==> flow/design.v <==
`timescale 1ns / 1ps
module alu(
    input [7:0] indata,
    input btn,
    input clk,
    input rst,
    input [2:0] op,
    output reg [7:0] s,
    output reg [3:0] operator
    );
    reg [7:0] a, b;
    reg [2:0] state;
    parameter inicio = 3'b000,
              insert_a = 3'b001,
              save_a = 3'b010,
              sync_a = 3'b011,
              insert_b = 3'b100,
              save_b = 3'b101,
              sync_b = 3'b110,
              show_result = 3'b111;
    always @(posedge clk, posedge rst) begin
        if(rst) begin
            a = 8'd0;
            b = 8'd0;
            s = 8'd0;
            operator = 4'hA;
            state = inicio;
        end else begin
            case(state)
                inicio: begin
                    a = 8'd0;
                    b = 8'd0;
                    s = 8'd0;
                    operator = 4'hA;
                    state = insert_a;
                end
                insert_a: begin
                    s = indata;
                    operator = 4'hA;
                    if(btn==1'b0) state = insert_a;
                    else state = save_a;
                end
                save_a: begin
                    s = indata;
                    operator = 4'hA;
                    a = indata;
                    state = sync_a;
                end
                sync_a: begin
                    s = indata;
                    operator = 4'hA;
                    if(btn==1'b1) state = sync_a;
                    else state = insert_b;
                end
                insert_b: begin
                    s = indata;
                    operator = 4'hB;
                    if(btn==1'b0) state = insert_b;
                    else state = save_b;
                end
                save_b: begin
                    s = indata;
                    operator = 4'hB;
                    b = indata;
                    state = sync_b;
                end
                sync_b: begin
                    s = indata;
                    operator = 4'hB;
                    if(btn==1'b1) state = sync_b;
                    else state = show_result;
                end
                show_result: begin
                    operator = 4'hC;
                    state = show_result;
                    case(op)
                        3'b000: s = a&b;
                        3'b001: s = a|b;
                        3'b010: s = a^b;
                        3'b011: s = ~a;
                        3'b100: s = a + b;
                        3'b101: s = a - b;
                        3'b110: s = a + 4'd1;
                        3'b111: s = a - 4'd1;
                    endcase
                end
            endcase
        end
    end
endmodule
## Reports on alu

What the tools print for alu, step after step.
Lines are those of the file above, counted from 1.
Operators: Yosys type, input widths -> output width; for muxes data width and select width s.
Cell names lack the library's common part.
Not given: -

| design | value |
|---|---|
| top | alu |
| clock port | clk |
| library | sky130hd |
| timing corner | tt_025C_1v80 |

## After elaboration

Yosys after proc, flatten, opt, wreduce and memory -nomap, before mapping. Memory bits, and registers merged into a memory's read port (data or address), are not among the register bits. Print and check cells are not counted. Equal cells are merged and count once.

| storage and ports | value |
|---|---|
| register bits | 31 |
| input port bits | 14 |
| output and inout bits | 12 |
| cells after elaboration | 44 |

| operators by class | value |
|---|---|
| $add $sub $neg | 4 |
| eq/ne operators | 14 |
| mux-type cells | 10 |
| bitwise gates (word level) | 4 |
| reduce/logical cells | 7 |

Operators with widths:

| kind | number |
|---|---|
| $pmux 8 s8 | 1 |
| $pmux 8 s2 | 2 |
| $eq 3x3->1 const B | 8 |
| $pmux 8 s3 | 1 |
| $pmux 3 s8 | 1 |
| $reduce_or 6->1 | 3 |
| $eq 3x2->1 const B | 4 |
| $pmux 4 s3 | 1 |
| $add 8x1->8 const B | 1 |
| $sub 8x1->8 const B | 1 |
| $add 8x8->8 | 1 |
| $sub 8x8->8 | 1 |
| $and 8x8->8 | 1 |
| $or 8x8->8 | 1 |
| $xor 8x8->8 | 1 |
| $not 8->8 | 1 |
| $eq 3x1->1 const B | 2 |
| $logic_not 3->1 | 2 |
| $reduce_or 4->1 | 1 |
| $reduce_or 3->1 | 1 |
| $mux 3 | 1 |
| $mux 2 | 1 |
| $mux 1 | 2 |

## Longest topological paths

Longest topological path by Yosys (ltp), each cell counted once; first at word level (registers and memories cut), then after technology mapping (sequential cells cut; the memories' decode and read muxes count).

| depth | value |
|---|---|
| depth in word-level cells | 3 |
| ABC_AREA | 0 |
| mapped depth | 13 |
| mapped depth without buffers | 13 |

## Netlist

The flow's flattened synthesis, as Yosys stat reports it; memories are mapped. The netlist is that of the ABC_AREA named above (0 if unset); the other value can give another one.
Totals and module areas in this step are rounded.

| synthesis totals | value |
|---|---|
| mapped cells | 295 |
| mapped area | 0.00245 mm² |
| area of sequential cells | 0.000878 mm² |
| flip-flop cells | 35 |
| buffer cells | 19 |

Cells by type:

| cell type | number | area in all (µm²) |
|---|---|---|
| dfrtp_1 | 33 | 825.792 |
| ha_1 | 24 | 300.288 |
| o21ai_0 | 42 | 210.202 |
| nand2_1 | 37 | 138.883 |
| inv_1 | 24 | 90.086 |
| nand3_1 | 15 | 75.072 |
| a21oi_1 | 14 | 70.067 |
| nor2_1 | 15 | 56.304 |
| clkbuf_1 | 14 | 52.55 |
| dfstp_2 | 2 | 52.55 |
| xnor2_1 | 6 | 52.55 |
| a21o_1 | 5 | 37.536 |
| a221oi_1 | 4 | 35.034 |
| mux2i_1 | 3 | 30.029 |
| and2_1 | 4 | 25.024 |
| mux4_2 | 1 | 22.522 |
| o211ai_1 | 3 | 22.522 |
| or4_1 | 3 | 22.522 |

Other cell types: 31; their cells: 46.

## Timing after synthesis

Path of least setup slack by OpenSTA after synthesis, without wires, with an ideal clock, recovery checks aside; 20% of the period is set as input and as output delay. Where synthesis merged equal registers, the netlist keeps one of their names.

| path after synthesis | value |
|---|---|
| kind | input to register |
| start | input port op[0] |
| end | register s[7] |
| clock period | 5.25 ns |
| external input delay | 1.050 ns |
| setup time | 0.070 ns |
| time at the first pin | 1.050 ns |
| arrival time | 3.257 ns |
| required time | 5.180 ns |
| setup slack | 1.923 ns |
| delay of the path | 2.277 ns |
| driving pins on the path | 12 |
| buffers on the path | 2 |
| synthesis period reached | 3.327 ns |

"delay of the path" = arrival - input delay + setup time.
"driving pins on the path": output pins that drive a net of the path, with the launching flip-flop's if there is one; two outputs of one cell count as two.
"synthesis period reached" is the clock period less the worst setup slack; recovery checks do not enter. This is arithmetic on one report: input and output delays are still those of the set period (20% each).
The rows between start and end are the longest chain of elaborated cells between them; the timing report does not say that the signal goes this way. Where chains are equally long, one stands for them.
Each line given opens the expression or statement behind the cell; cells for indexed reads and writes are added by Yosys, which also makes memories of some case tables.
At most two assigning lines are given for a register; there are more.

| on the way, after synthesis | value |
|---|---|
| path through | clkbuf_1 -> nor2b_1 -> clkbuf_1 -> a221oi_1 -> nor2_1 -> a21oi_1 -> ha_1 -> o21a_1 -> o31a_1 -> o21ai_0 -> or4_1 -> nand3_1 |
| length of the longest elaborated chain | 3 |
| elaborated cells on any way between the ends | 10 |
| source lines of those cells | 2 |
| those cells by class | 7 x eq/ne; 2 x mux; 1 x reduce/logical |

RTL lines, path after synthesis:

| element | RTL line | source |
|---|---|---|
| start, declared | 7 | `input [2:0] op,` |
| $eq 3x3->1 | 76 | `case(op)` |
| $pmux 8 s8 | 76 |  |
| $pmux 8 s3 | 29 | `case(state)` |
| end, assigned | 38 | `s = indata;` |
| end, assigned | 44 | `s = indata;` |
| end, declared | 8 | `output reg [7:0] s,` |

## Worst path after layout

Path of least setup slack in the final report of flow run 1 (OpenROAD, finished layout, wires in). Where an end is a register, its clock arrival counts in the times.

| path after layout | value |
|---|---|
| kind | input to register |
| start | input port op[2] |
| end | register s[7] |
| clock period | 4.41 ns |
| external input delay | 0.88 ns |
| setup time | 0.07 ns |
| time at the first pin | 0.88 ns |
| arrival time | 4.23 ns |
| required time | 4.61 ns |
| setup slack | 0.38 ns |
| driving pins on the path | 13 |
| buffers on the path | 3 |

The rows between start and end are the longest chain of elaborated cells between them; the timing report does not say that the signal goes this way. Where chains are equally long, one stands for them.
At most two assigning lines are given for a register; there are more.

| on the way, after layout | value |
|---|---|
| path through | clkdlybuf4s50_1 -> clkbuf_1 -> clkbuf_1 -> o21a_1 -> o21ai_0 -> o21ai_0 -> nand2_1 -> ha_1 -> o21a_1 -> o31a_1 -> o21ai_0 -> or4_1 -> nand3_1 |
| length of the longest elaborated chain | 3 |
| elaborated cells on any way between the ends | 10 |
| source lines of those cells | 2 |
| those cells by class | 7 x eq/ne; 2 x mux; 1 x reduce/logical |

RTL lines, path after layout:

| element | RTL line | source |
|---|---|---|
| start, declared | 7 | `input [2:0] op,` |
| $eq 3x3->1 | 76 | `case(op)` |
| $pmux 8 s8 | 76 |  |
| $pmux 8 s3 | 29 | `case(state)` |
| end, assigned | 38 | `s = indata;` |
| end, assigned | 44 | `s = indata;` |
| end, declared | 8 | `output reg [7:0] s,` |

Memo
Re: implementation data of alu

Measured results for alu: 2 stored runs of the Yosys and OpenROAD flow on sky130hd. The settings differ; the order carries no meaning. The constraints put input and output delay at 20% of the set period each and load the outputs with 0.01 pF.
"power consumption" is the tool's figure for a default switching activity; nothing was simulated.
Values from the reports are rounded here.
Settings: . = not set for that run.
A result given as . is not shown for that run.

| stored run | period_ns | CORE_UTILIZATION | CORE_MARGIN | TNS_END_PERCENT | GPL_TIMING_DRIVEN | CTS_CLUSTER_SIZE | CTS_CLUSTER_DIAMETER | CAP_MARGIN | SLEW_MARGIN | SETUP_SLACK_MARGIN | PLACE_DENSITY_LB_ADDON | CELL_PAD_IN_SITES_GLOBAL_PLACEMENT | ABC_AREA | GPL_ROUTABILITY_DRIVEN | MIN_ROUTING_LAYER | smallest setup slack (ns) | post-route utilization | power consumption (µW) | total negative setup slack (ns) | netlist area reported by Yosys (mm²) | total die area (mm²) |
|---|---|---|---|---|---|---|---|---|---|---|---|---|---|---|---|---|---|---|---|---|---|
| flow run 1 | 4.41 | 19 | 9 | 65 | 0 | 59 | 235 | 30 | 20 | . | . | . | . | . | . | 0.383 | 0.242 | 1340 | 0.000 | 0.00245 | 0.0173 |
| flow run 2 | 2.48 | 61 | 10 | . | 0 | 97 | . | 20 | 20 | 0.56 | 0.13 | 1 | 0 | 0 | met2 | . | . | . | . | . | . |

Flow run 2: did not finish, placement stopped with FLW-0024
